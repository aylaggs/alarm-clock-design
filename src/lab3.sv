==> flow/design.v <==
module dflip
  #(parameter int size = 1 )  
   (
    input  logic [size-1:0] d,
    input  logic            clk,
    input  logic            rst,
    input  logic            en,
    output logic [size-1:0] q
    );
   logic [511:0]            rst_val ;      
   assign    rst_val     = 512'd0 ;
   always_ff @ (posedge clk) begin
      priority case ( 1'b1 )
        (~rst):  q[size-1:0]  <=  rst_val[size-1:0] ;   
        ( en):   q[size-1:0]  <=        d[size-1:0] ;   
        default: q[size-1:0]  <=        q[size-1:0] ;   
      endcase
   end
endmodule  
module lab1_b( input logic [3:0] a, output logic [6:0] zout);
always_comb begin
	unique case (a)
	4'b0000 : zout = 7'b1000000;
	4'b0001 : zout = 7'b1111001;
	4'b0010 : zout = 7'b0100100;
	4'b0011 : zout = 7'b0110000;
	4'b0100 : zout = 7'b0011001;
	4'b0101 : zout = 7'b0010010;
	4'b0110 : zout = 7'b0000010;
	4'b0111 : zout = 7'b1111000;
	4'b1000 : zout = 7'b0000000;
	4'b1001 : zout = 7'b0010000;
	4'b1010 : zout = 7'b0001000;
	4'b1011 : zout = 7'b0000011;
	4'b1100 : zout = 7'b1000110;
	4'b1101 : zout = 7'b0100001;
	4'b1110 : zout = 7'b0000110;
	4'b1111 : zout = 7'b0001110;
	endcase
end
endmodule
module lab3
	(
			input logic clk, 
			input logic rst, 
			input logic SW0,
			input logic SW1,
			input logic SW2,
			input logic SW4,
			input logic KEY0, 
			input logic KEY2,
			input logic KEY3,
			output logic LED7,
			output logic LED9,                                                
			output logic [6:0] HEX0, 
			output logic [6:0] HEX1,
			output logic [6:0] HEX2, 
			output logic [6:0] HEX3	);
logic [27-1:0] S1;  
logic [3:0] S2;  
logic [3:0] S3;  
logic [3:0] S4;  
logic [3:0] S5;  
logic [4:0] SA;  
logic [3:0] A2;  
logic [3:0] A3;  
logic [3:0] A4;  
logic [3:0] A5;  
logic [4:0] AA;  
logic [3:0] B2;  
logic [3:0] B3;  
logic [3:0] B4;  
logic [3:0] B5;  
logic [3:0] H2;  
logic [3:0] H3;  
logic [3:0] H4;  
logic [3:0] H5;  
logic T1;  
logic TC1;  
logic TC2;  
logic TC3;  
logic L1;  
logic L2;  
logic L3;  
logic new_clk;  
logic tens_clk;  
logic hour_clk;  
logic tens_clk_AL;
logic AL;  
logic LD;  
logic AL_old;  
lab_counter #(100000000) one_meg (.inc(1'b1), 
											 .dec(1'b0), 
											 .clk, 
											 .rst(1'b1), 
											 .cnt(S1));
assign T1 = (((S1 == 27'd0) || (S1 == 27'd24000000) || (S1 == 27'd49000000) || (S1 == 27'd74000000)) ? 1'b1 : 1'b0);  
assign new_clk = SW4 ? T1 : ((S1 == 27'd0) || (S1 == 27'd49000000));	
assign TC1 = (SW1 && !SW2) ? ( !(KEY2) && new_clk ) : (new_clk);	
lab_counter #(10) ones (.dec(1'b0), 
								.inc( TC1 ), 
								.clk(clk), 
								.rst(SW0), 
								.cnt(S2));
assign TC2 = (SW1 && !SW2) ? ( !(KEY2) && tens_clk && new_clk ) : ( tens_clk && new_clk );  
assign tens_clk = (S2 == 4'd9);  
lab_counter #(6) tens ( .dec(1'b0), 
								.inc( TC2 ), 
								.clk(clk), 
								.rst(SW0), 
								.cnt(S3));
assign TC3 = (SW1 && !SW2) ? ( !(KEY3) && new_clk ) : ( new_clk && hour_clk && tens_clk );	
assign hour_clk = ((S3 == 3'd5) && (S2 == 4'd9));  
lab_counter #(24) hour (.dec( 1'b0 ), 
								.inc( TC3 ), 
								.clk(clk), 
								.rst(SW0), 
								.cnt(SA));
assign S4 = SA % 10;  
assign S5 = ( (SA - S4) / 10 );
assign L1 = ( !(KEY2) && new_clk );  
lab_counter #(10) ones_AL (.dec(1'b0), 
									.inc( L1 ), 
									.clk(clk), 
									.rst(SW0), 
									.cnt(A2));
assign tens_clk_AL = (A2 == 4'd9);  
assign L2 = ( !(KEY2) && tens_clk_AL && new_clk );  
lab_counter #(6) tens_AL ( .dec(1'b0), 
									.inc( L2 ), 
									.clk(clk), 
									.rst(SW0), 
									.cnt(A3));
assign L3 = ( !(KEY3) && new_clk );  
lab_counter #(24) hour_AL (.dec( 1'b0 ), 
									.inc( L3 ), 
									.clk(clk), 
									.rst(SW0), 
									.cnt(AA));
assign A4 = AA % 10;  
assign A5 = ( (AA - A4) / 10 );
assign {B2,B3,B4,B5} = !(KEY0) ? '0 : {A2,A3,A4,A5};	
assign {H2,H3,H4,H5} = (SW2 && !SW1) ? {B2,B3,B4,B5} : {S2,S3,S4,S5};	
lab1_b hex_ones(H2, HEX0);
lab1_b hex_tens(H3, HEX1);
lab1_b hex_hunds(H4, HEX2);
lab1_b hex_thsns(H5, HEX3);
assign AL_old = ( ( B2 == S2 ) && ( B3 == S3 ) && ( B4 == S4 ) && ( B5 == S5 ) );
assign LED9 = ( (S1 < 25000000) || (S1 > 50000000 && S1 < 75000000) );  
dflip #(1) ff1 ( .d(AL_old), .clk(clk), .rst(SW0), .en(!(KEY0) || (AL_old)), .q(AL));
assign LED7 = AL ? LED9 : '0;	
endmodule
module lab_counter
  #(
    parameter int m=13,   
    parameter int b=$clog2(m)   
    )
   (
    input  logic         inc,
    input  logic         dec,
    input  logic         clk,
    input  logic         rst,
    output logic [b-1:0] cnt
    );
logic [b-1:0] next;
logic C1;
logic C2;
logic I1;
logic I2;
logic D1;
logic D2;
dflip #(b) ff1 ( .d(next), .clk(clk), .rst(rst), .en(1'b1), .q(cnt));
assign C1 = (inc && !dec);
assign C2 = (dec && !inc);
assign I1 = (C1 && cnt != (m-1));
assign I2 = (C1 && cnt == (m-1));
assign D1 = (C2 && cnt != 'd0);
assign D2 = (C2 && cnt == 'd0);
always_comb begin
        unique case (1'b1)
                I1 : next = cnt + 1'd1;
                D1 : next = cnt - 1'd1;
                I2 : next = 'd0;
                D2 : next = (m-1);
                default     : next = cnt;
        endcase
end
endmodule
Reports on lab3:

What the tools print for lab3, step after step.
Line numbers count from 1 in the design file above.
Operators: Yosys type, input widths -> output width; for muxes data width and select width s.
Library cell names are shortened.
A cell with - has no value.

* top module: lab3
* clock input: clk
* library: sky130hd
* corner: tt_025C_1v80

Word-level counts:

Source: Yosys, flattened and elaborated, memories not mapped. Widths are those after wreduce. Registers that Yosys merges into a memory's read port (data or address) are not register bits. Print and check cells do not count. Equal cells are merged and count once.
Yosys's memory passes give these memory sizes; they may raise the number of words (mostly to a power of two), join words into wider ones and drop unused or constant bits.

* register bits after elaboration: 52
* elaborated cells: 111
* bits in read-only memories: 448
* memories: 4
* output and inout port bits: 30

* mux-type cells: 15
* order comparisons: 3
* divide/modulo/power cells: 4
* add/subtract/negate cells: 9
* equal/unequal tests: 21
* reductions and logical operators: 47

Memories
* (no name shown): words 16, bits a word 7, read ports 1, write ports 0, line 22 `unique case (a)`
* (no name shown): words 16, bits a word 7, read ports 1, write ports 0, line 22
* (no name shown): words 16, bits a word 7, read ports 1, write ports 0, line 22
* (no name shown): words 16, bits a word 7, read ports 1, write ports 0, line 22

Operator list (count)
* $div 32x4->32 const B: 2
* $mod 5x4->32 const B: 2
* $eq 27x27->1 const B: 2
* $pmux 27 s2: 1
* $mux 16: 2
* $logic_and 1x1->1: 28
* $add 27x1->27 const B: 1
* $lt 27x25->1 const B: 1
* $eq 27x25->1 const B: 1
* $gt 27x26->1 const B: 1
* $eq 27x26->1 const B: 1
* $lt 27x27->1 const B: 1
* $ne 27x27->1 const B: 1
* $logic_not 27->1: 1
* $pmux 5 s2: 2
* $pmux 4 s2: 2
* $reduce_bool 2->1: 7
* $eq 4x4->1: 3
* $sub 5x4->6: 2
* $pmux 3 s2: 2
* $add 5x1->5 const B: 2
* $eq 5x5->1 const B: 2
* $ne 5x5->1 const B: 2
* $add 4x1->4 const B: 2
* $eq 4x4->1 const B: 2
* $ne 4x4->1 const B: 2
* $logic_or 1x1->1: 6
* $add 3x1->3 const B: 2

Other operator kinds: 5; their cells: 16.

Longest topological paths:

Yosys ltp: most cells in a row. Word level: on the elaborated netlist, between registers, memories and ports. Mapped: between sequential cells and ports; inverters and the memories' decode and read muxes count.

* depth after elaboration: 11
* ABC_AREA: 0
* mapped depth: 28
* gate-level depth less buffers: 27

Mapped cells and area:

The flow's flattened synthesis, as Yosys stat reports it; memories are mapped. The netlist is that of the ABC_AREA named above (0 if unset); the other value can give another one.
The area totals of this step are shown rounded.

Cells by type
* dfxtp_1: count 52, area in all 1.04E+03 µm²
* ha_1: count 55, area in all 688.16 µm²
* nand2_1: count 79, area in all 296.534 µm²
* nor2_1: count 71, area in all 266.506 µm²
* o21ai_0: count 49, area in all 245.235 µm²
* xnor2_1: count 24, area in all 210.202 µm²
* a21oi_1: count 30, area in all 150.144 µm²
* inv_1: count 40, area in all 150.144 µm²
* nand3_1: count 28, area in all 140.134 µm²
* xor2_1: count 16, area in all 140.134 µm²
* mux2i_1: count 12, area in all 120.115 µm²
* a21boi_0: count 14, area in all 105.101 µm²
* clkbuf_1: count 25, area in all 93.84 µm²
* nor2b_1: count 15, area in all 93.84 µm²
* nor3_1: count 17, area in all 85.082 µm²
* and2_1: count 13, area in all 81.328 µm²
* nand2b_1: count 13, area in all 81.328 µm²
* a31oi_1: count 12, area in all 75.072 µm²

Not listed: further types 56, cells in them 167.

* mapped cells: 732
* flip-flops: 52
* chip area (Yosys): 5380 µm²

The figures by module come from a second, unflattened synthesis with its own total; it is not the netlist above.

* cells (unflattened synthesis): 1092
* area (unflattened synthesis): 8477 µm²

Rows give one instance, submodules left out.

By module
* lab3: cells 321, sequential area 0.0 µm², times used 1, area 2038 µm²
* lab_counter #(m=100000000): cells 246, sequential area 0.0 µm², times used 1, area 1780 µm²
* lab1_b: cells 32, sequential area 0.0 µm², times used 4, area 275.3 µm²
* dflip #(size=27): cells 86, sequential area 540.5 µm², times used 1, area 1038 µm²
* lab_counter #(m=24): cells 53, sequential area 0.0 µm², times used 2, area 347.8 µm²
* lab_counter #(m=10): cells 38, sequential area 0.0 µm², times used 2, area 260.2 µm²
* dflip #(size=5): cells 16, sequential area 100.1 µm², times used 2, area 192.7 µm²
* lab_counter #(m=6): cells 25, sequential area 0.0 µm², times used 2, area 175.2 µm²
* dflip #(size=4): cells 13, sequential area 80.1 µm², times used 2, area 156.4 µm²
* dflip #(size=3): cells 9, sequential area 60.1 µm², times used 2, area 108.9 µm²
* dflip #(size=1): cells 3, sequential area 20.0 µm², times used 1, area 36.3 µm²

Timing after synthesis:

Source: OpenSTA report_checks on the synthesized netlist (no wires, ideal clock, input and output delay 20% of the period each), path of least setup slack; recovery checks are left aside. Register names are those of the netlist, which keeps one name where synthesis merged equal registers.

* kind: reg-to-output
* from: register hour.ff1.q[2]
* to: output port HEX3[3]
* path delay: 5.211 ns
* stages on the path: 27
* required time: 9.440 ns
* path slack: 4.229 ns
* clock period: 11.8 ns
* path buffers: 2
* arrival time: 5.211 ns
* period reached after synthesis: 7.571 ns

"path delay" is the arrival time less input delay plus setup time.
At an output port there is no setup time.
"stages on the path": output pins that drive a net of the path, with the launching flip-flop's if there is one; two outputs of one cell count as two.
"period reached after synthesis" is the clock period less the worst setup slack; recovery checks do not enter. This is arithmetic on one report: input and output delays are still those of the set period (20% each).
Between the ends stands the longest chain of elaborated cells between them, by number of cells; it is not shown to be the way that was timed. Of several equally long chains one is given.
A line is the first line of the expression or statement that the cell stems from. Yosys adds cells for indexed reads and writes and turns some case tables into memories.
A memory read counts as a cell of the chain, while the word-level depth stops at memories.
At most two assigning lines are given for a register; there are more.

* cells stage by stage: dfxtp_1 -> clkbuf_1 -> nor2_1 -> inv_1 -> ha_1 -> nand2b_1 -> o21ai_1 -> o21ai_0 -> ha_1 -> buf_2 -> xor2_1 -> o31ai_1 -> and2_1 -> inv_1 -> ha_1 -> inv_1 -> maj3_1 -> nand2_1 -> xnor2_1 -> a31oi_1 -> a221oi_2 -> nand2_1 -> o21ai_0 -> ha_1 -> nor2_1 -> a21oi_1 -> o21ai_0
* cells in the longest elaborated chain: 5

Ends and longest elaborated chain, post-synthesis
* from (decl): line 8 `output logic [size-1:0] q`
* from (assign): line 14 `(~rst):  q[size-1:0]  <=  rst_val[size-1:0] ;`
* from (assign): line 15 `( en):   q[size-1:0]  <=        d[size-1:0] ;`
* $mod 5x4->32: line 119 `assign S4 = SA % 10;`
* $sub 5x4->6: line 120 `assign S5 = ( (SA - S4) / 10 );`
* $div 32x4->32: line 120
* $mux 16: line 143 `assign {H2,H3,H4,H5} = (SW2 && !SW1) ? {B2,B3,B4,B5} : {S2,S3,S4,S5};`
* $mem_v2 16x7: line 22 `unique case (a)`
* to (decl): line 58 `output logic [6:0] HEX3 );`

Timing after layout:

Path of least setup slack in the final report of flow run A (OpenROAD, finished layout, wires in). Where an end is a register, its clock arrival counts in the times.

* kind: reg-to-output
* from: register hour.ff1.q[2]
* to: output port HEX3[4]
* path slack: 0.28 ns
* path buffers: 2
* arrival time: 5.29 ns
* required time: 5.57 ns
* clock period: 6.96 ns
* stages on the path: 26

Between the ends stands the longest chain of elaborated cells between them, by number of cells; it is not shown to be the way that was timed. Of several equally long chains one is given.
A memory read counts as a cell of the chain, while the word-level depth stops at memories.
At most two assigning lines are given for a register; there are more.

* cells stage by stage: dfxtp_1 -> buf_4 -> inv_1 -> nor2_2 -> nor2_1 -> ha_1 -> o2bb2ai_1 -> a221oi_2 -> ha_2 -> o21a_1 -> o31ai_2 -> and2_4 -> inv_1 -> ha_1 -> inv_1 -> maj3_1 -> and2_1 -> xnor3_1 -> o2bb2ai_1 -> a221oi_2 -> nand2_1 -> o21a_1 -> ha_2 -> o221ai_1 -> o32ai_1 -> dlygate4sd2_1
* cells in the longest elaborated chain: 5

Ends and longest elaborated chain, post-layout
* from (decl): line 8 `output logic [size-1:0] q`
* from (assign): line 14 `(~rst):  q[size-1:0]  <=  rst_val[size-1:0] ;`
* from (assign): line 15 `( en):   q[size-1:0]  <=        d[size-1:0] ;`
* $mod 5x4->32: line 119 `assign S4 = SA % 10;`
* $sub 5x4->6: line 120 `assign S5 = ( (SA - S4) / 10 );`
* $div 32x4->32: line 120
* $mux 16: line 143 `assign {H2,H3,H4,H5} = (SW2 && !SW1) ? {B2,B3,B4,B5} : {S2,S3,S4,S5};`
* $mem_v2 16x7: line 22 `unique case (a)`
* to (decl): line 58 `output logic [6:0] HEX3 );`

Below are 2 stored runs of the flow (Yosys, OpenROAD; platform sky130hd) on lab3, each with its settings and what was measured, unordered. Constraints: input delay and output delay 20% of the set period each, output load 0.01 pF.
"period reached": clock period set for the run, less the worst setup slack. It is reckoned from that one timing run; input and output delays stay at 20% of the period that was set.
By "time used up by the worst setup path" is meant the share of the clock period that the worst setup path is allowed (20% is reserved at inputs, 20% at outputs), minus its slack. Clock arrival times at its registers enter into it.
By "power consumption" is meant OpenSTA's value without simulated activity: inputs other than the clock are taken to toggle once in ten clock periods, and the tool carries that through the logic.
Results are given in rounded form.

### Flow run A

Settings: `period_ns=6.96`, `CORE_UTILIZATION=16`, `PLACE_DENSITY_LB_ADDON=0.2`, `CELL_PAD_IN_SITES_GLOBAL_PLACEMENT=0`, `ABC_AREA=0`, `GPL_TIMING_DRIVEN=1`, `GPL_ROUTABILITY_DRIVEN=0`, `CAP_MARGIN=35`, `MIN_ROUTING_LAYER=met2`, `MAX_ROUTING_LAYER=met4`, `CORE_MARGIN=2`, `SLEW_MARGIN=20`

- Worst hold slack: 0.505 ns
- Power consumption: 0.0006158 W
- Setup slack of the worst path: 0.282 ns
- Standard-cell area after layout: 6729 µm²
- Time used up by the worst setup path: 5.29 ns
- Critical path type: reg-to-output
- Die size: 35110 µm²
- Area of the synthesized netlist: 5380 µm²
- Utilization: 0.202
- Period reached: 6.678 ns
- Setup TNS: 0.000 ns

### Flow run B

Settings: `period_ns=10.9`, `CORE_UTILIZATION=41`, `SETUP_SLACK_MARGIN=0.09`, `PLACE_DENSITY_LB_ADDON=0.02`, `HOLD_SLACK_MARGIN=-0.0`, `CORE_ASPECT_RATIO=0.65`, `CELL_PAD_IN_SITES_GLOBAL_PLACEMENT=0`, `CELL_PAD_IN_SITES_DETAIL_PLACEMENT=0`, `TNS_END_PERCENT=70`, `GPL_TIMING_DRIVEN=0`, `CTS_CLUSTER_DIAMETER=173`, `SLEW_MARGIN=0`, `MIN_ROUTING_LAYER=met2`, `MAX_ROUTING_LAYER=met4`, `CAP_MARGIN=20`, `CORE_MARGIN=2`

- Worst hold slack: 0.520 ns
- Power consumption: 0.0004631 W
- Setup slack of the worst path: 1.104 ns
- Standard-cell area after layout: 6192 µm²
- Time used up by the worst setup path: 7.62 ns
- Critical path type: reg-to-output
- Die size: 14080 µm²
- Area of the synthesized netlist: 5380 µm²
- Utilization: 0.487
- Period reached: 9.796 ns
- Setup TNS: 0.000 ns
